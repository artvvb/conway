==> flow/design.v <==
module bram #(
    parameter integer DATA_WIDTH = 8,
    parameter integer DEPTH = 200,
    parameter integer ADDR_WIDTH = 8
) (
    input wire clk,
    input wire [ADDR_WIDTH-1:0] write_addr,
    input wire write_enable,
    input wire [DATA_WIDTH-1:0] write_data,
    input wire [ADDR_WIDTH-1:0] read_addr,
    input wire read_enable,
    output wire [DATA_WIDTH-1:0] read_data
);
    reg [DATA_WIDTH-1:0] memory [DEPTH-1:0];
    reg [DATA_WIDTH-1:0] read_data_reg;
    initial begin : mem_init
        integer i;
        read_data_reg = 'b0;
        for (i=0; i<DEPTH; i=i+1) begin
            memory[i] = 'b0;
        end
    end
    always @(posedge clk) begin
        if (write_enable) begin
            memory[write_addr] <= write_data;
        end
        if (read_enable) begin
            read_data_reg <= memory[read_addr];
        end
    end
    assign read_data = read_data_reg;
endmodule
# == Reports on bram ==
# Tool output for the design above, in the order of the flow.
# Lines are those of the file above, counted from 1.
# Library cell names are shortened.
# Not given: -
# design
top,bram
clk_port,clk
cell_library,sky130hd
corner,tt_025C_1v80

# == Word level ==
# Source: Yosys, flattened and elaborated, memories not mapped. Widths are those after wreduce; folded enables and synchronous resets count as part of the registers. Registers that Yosys merges into a memory's read port (data or address) are not register bits. Print and check cells do not count. Equal cells are merged and count once.
# Memory sizes are those after Yosys's memory passes, which may raise the word count (mostly to a power of two), join words into wider ones and drop unused or constant bits.
# op_classes
mux,3
# ops
cell,n
8-bit 2-to-1 mux,2
1-bit 2-to-1 mux,1
# bits
reg_bits,0
ramBits,1600
clocked_rd_ports_x_width,8
mem_count,1
output_inout_bits,8
wordCells,4
# mem_list
memory,size,word_bits,read_ports,write_ports,line,rtl
memory,200,8,1,1,14,reg [DATA_WIDTH-1:0] memory [DEPTH-1:0];

# == Depth ==
# Depth = most cells in a row (Yosys ltp): at word level without a register or memory, in the mapped netlist without a sequential cell, where the memories' decode and read muxes count.
# logic_depth
word_depth,1
abc_area,1
ltp_mapped,14
mapped_depth_nobuf,11

# == Mapped cells and area ==
# Source: synth_stat.txt of the flow (Yosys; design flattened, memories mapped). It holds for the ABC_AREA given above (unset counts as 0); a run with the other value may have another netlist.
# Totals and module areas in this step are rounded.
# types
type,n,area_total_um2
edfxtp_1,1608,4.83E+04
nand3_1,1446,7.24E+03
nand2_1,1777,6.67E+03
buf_2,199,995.955
nor2_1,242,908.371
buf_4,56,420.403
clkbuf_1,79,296.534
o21ai_0,32,160.154
buf_6,11,123.869
buf_1,28,105.101
inv_1,27,101.347
o22ai_1,16,100.096
nor3_1,8,40.038
nand4_1,4,25.024
inv_4,1,6.256
clkinv_1,1,3.754
inv_2,1,3.754
# synth_totals
stdcells,5536
synth_area_um2,65000
sequential_area_um2,48000
ffs,1608
buffers,373

# == Worst setup path after synthesis ==
# Path of least setup slack by OpenSTA after synthesis, without wires, with an ideal clock, recovery checks aside; 20% of the period is set as input and as output delay. Where synthesis merged equal registers, the netlist keeps one of their names.
# synth_path
path_kind,input to register
from,input write_enable
to,memory memory[120][0]
period_ns,3.39
launch_ns,0.678
arrival_ns,1.967
slack_ns,1.040
path_delay_ns,1.672
driving_pins,4
synth_period_reached_ns,2.35
# "path_delay_ns" = arrival - input delay + setup time.
# "driving_pins": output pins that drive a net of the path, with the launching flip-flop's if there is one; two outputs of one cell count as two.
# "synth_period_reached_ns" = period - worst setup slack (recovery checks aside). The figure is calculated, with input and output delays left at 20% of the set period.
# The rows between start and end are the longest chain of elaborated cells between them; the timing report does not say that the signal goes this way. Where chains are equally long, one stands for them.
# A line is the first line of the expression or statement that the cell stems from. Yosys adds cells for indexed reads and writes and turns some case tables into memories.
# Only ways into the end's enable, where the timed path ends, are counted here.
# synth_via
cell_sequence,clkbuf_1 -> nand3_1 -> clkbuf_1 -> nor3_1
elab_chain_len,1
cone_cells,2
cone_lines,1
cone_classes,mux: 2
# synth_rtl
element,line,rtl
from (decl),8,"input wire write_enable,"
8-bit 2-to-1 mux,24,if (write_enable) begin
to (decl),14,reg [DATA_WIDTH-1:0] memory [DEPTH-1:0];

# == Path in the finished layout ==
# From the final timing report of entry A: the path of least setup slack in the routed layout; clock arrival at registers is part of the times.
# layout_path
path_kind,register to output
from,register read_data_reg[0]
to,output read_data[0]
period_ns,2.6
out_delay_ns,0.52
launch_ns,0.76
arrival_ns,1.55
slack_ns,0.53
driving_pins,2
# layout_via
cell_sequence,edfxtp_1 -> clkdlybuf4s15_1
elab_chain_len,0
cone_cells,0
cone_lines,0
# layout_rtl
element,line,rtl
from (decl),15,reg [DATA_WIDTH-1:0] read_data_reg;
to (decl),12,output wire [DATA_WIDTH-1:0] read_data

# Top module bram; platform sky130hd; tools Yosys and OpenROAD; 2 stored runs in no particular order. Input and output delays are each 20% of the period that was set; the output load is 0.01 pF.
# "achieved_period_ns" is the run's clock period less its worst setup slack. It is reckoned from that one timing run; input and output delays stay at 20% of the period that was set.
# "worst_path_allowed_less_slack_ns" = time allowed to the worst setup path (clock period - input delay - output delay, where it has them) - its slack; a late launch clock adds to it, a late capture clock takes from it.
# "power.total_mw" is the tool's figure for a default switching activity; nothing was simulated.
# Values from the reports are rounded here.
# Settings: -- = not set for that run.
run,period_ns,CORE_UTILIZATION,SETUP_SLACK_MARGIN,PLACE_DENSITY,CORE_ASPECT_RATIO,TNS_END_PERCENT,ABC_AREA,GPL_ROUTABILITY_DRIVEN,CTS_CLUSTER_SIZE,SLEW_MARGIN,CAP_MARGIN,CORE_MARGIN,PLACE_DENSITY_LB_ADDON,CELL_PAD_IN_SITES_GLOBAL_PLACEMENT,CELL_PAD_IN_SITES_DETAIL_PLACEMENT,GPL_TIMING_DRIVEN,CTS_CLUSTER_DIAMETER,MAX_ROUTING_LAYER,achieved_period_ns,final_setup_ws_ns,total_die_area_um2,tns_setup_ns,yosys.chip_area_um2,power.total_mw,worst_path_allowed_less_slack_ns,critical_path_kind,finish.utilization_pct,post_route_stdcell_area_um2
entry A,2.6,61,0.5,0.7,0.51,80,1,1,92,10,20,2,--,--,--,--,--,--,2.068,0.53,110000,0.000,65000,52,1.55,register to output,71,75000
entry B,4.66,27,0.67,--,1.01,--,0,--,--,25,40,2,0.22,2,1,0,365,met5,4.098,0.56,240000,0.000,63000,32,3.17,input to register,32,75000
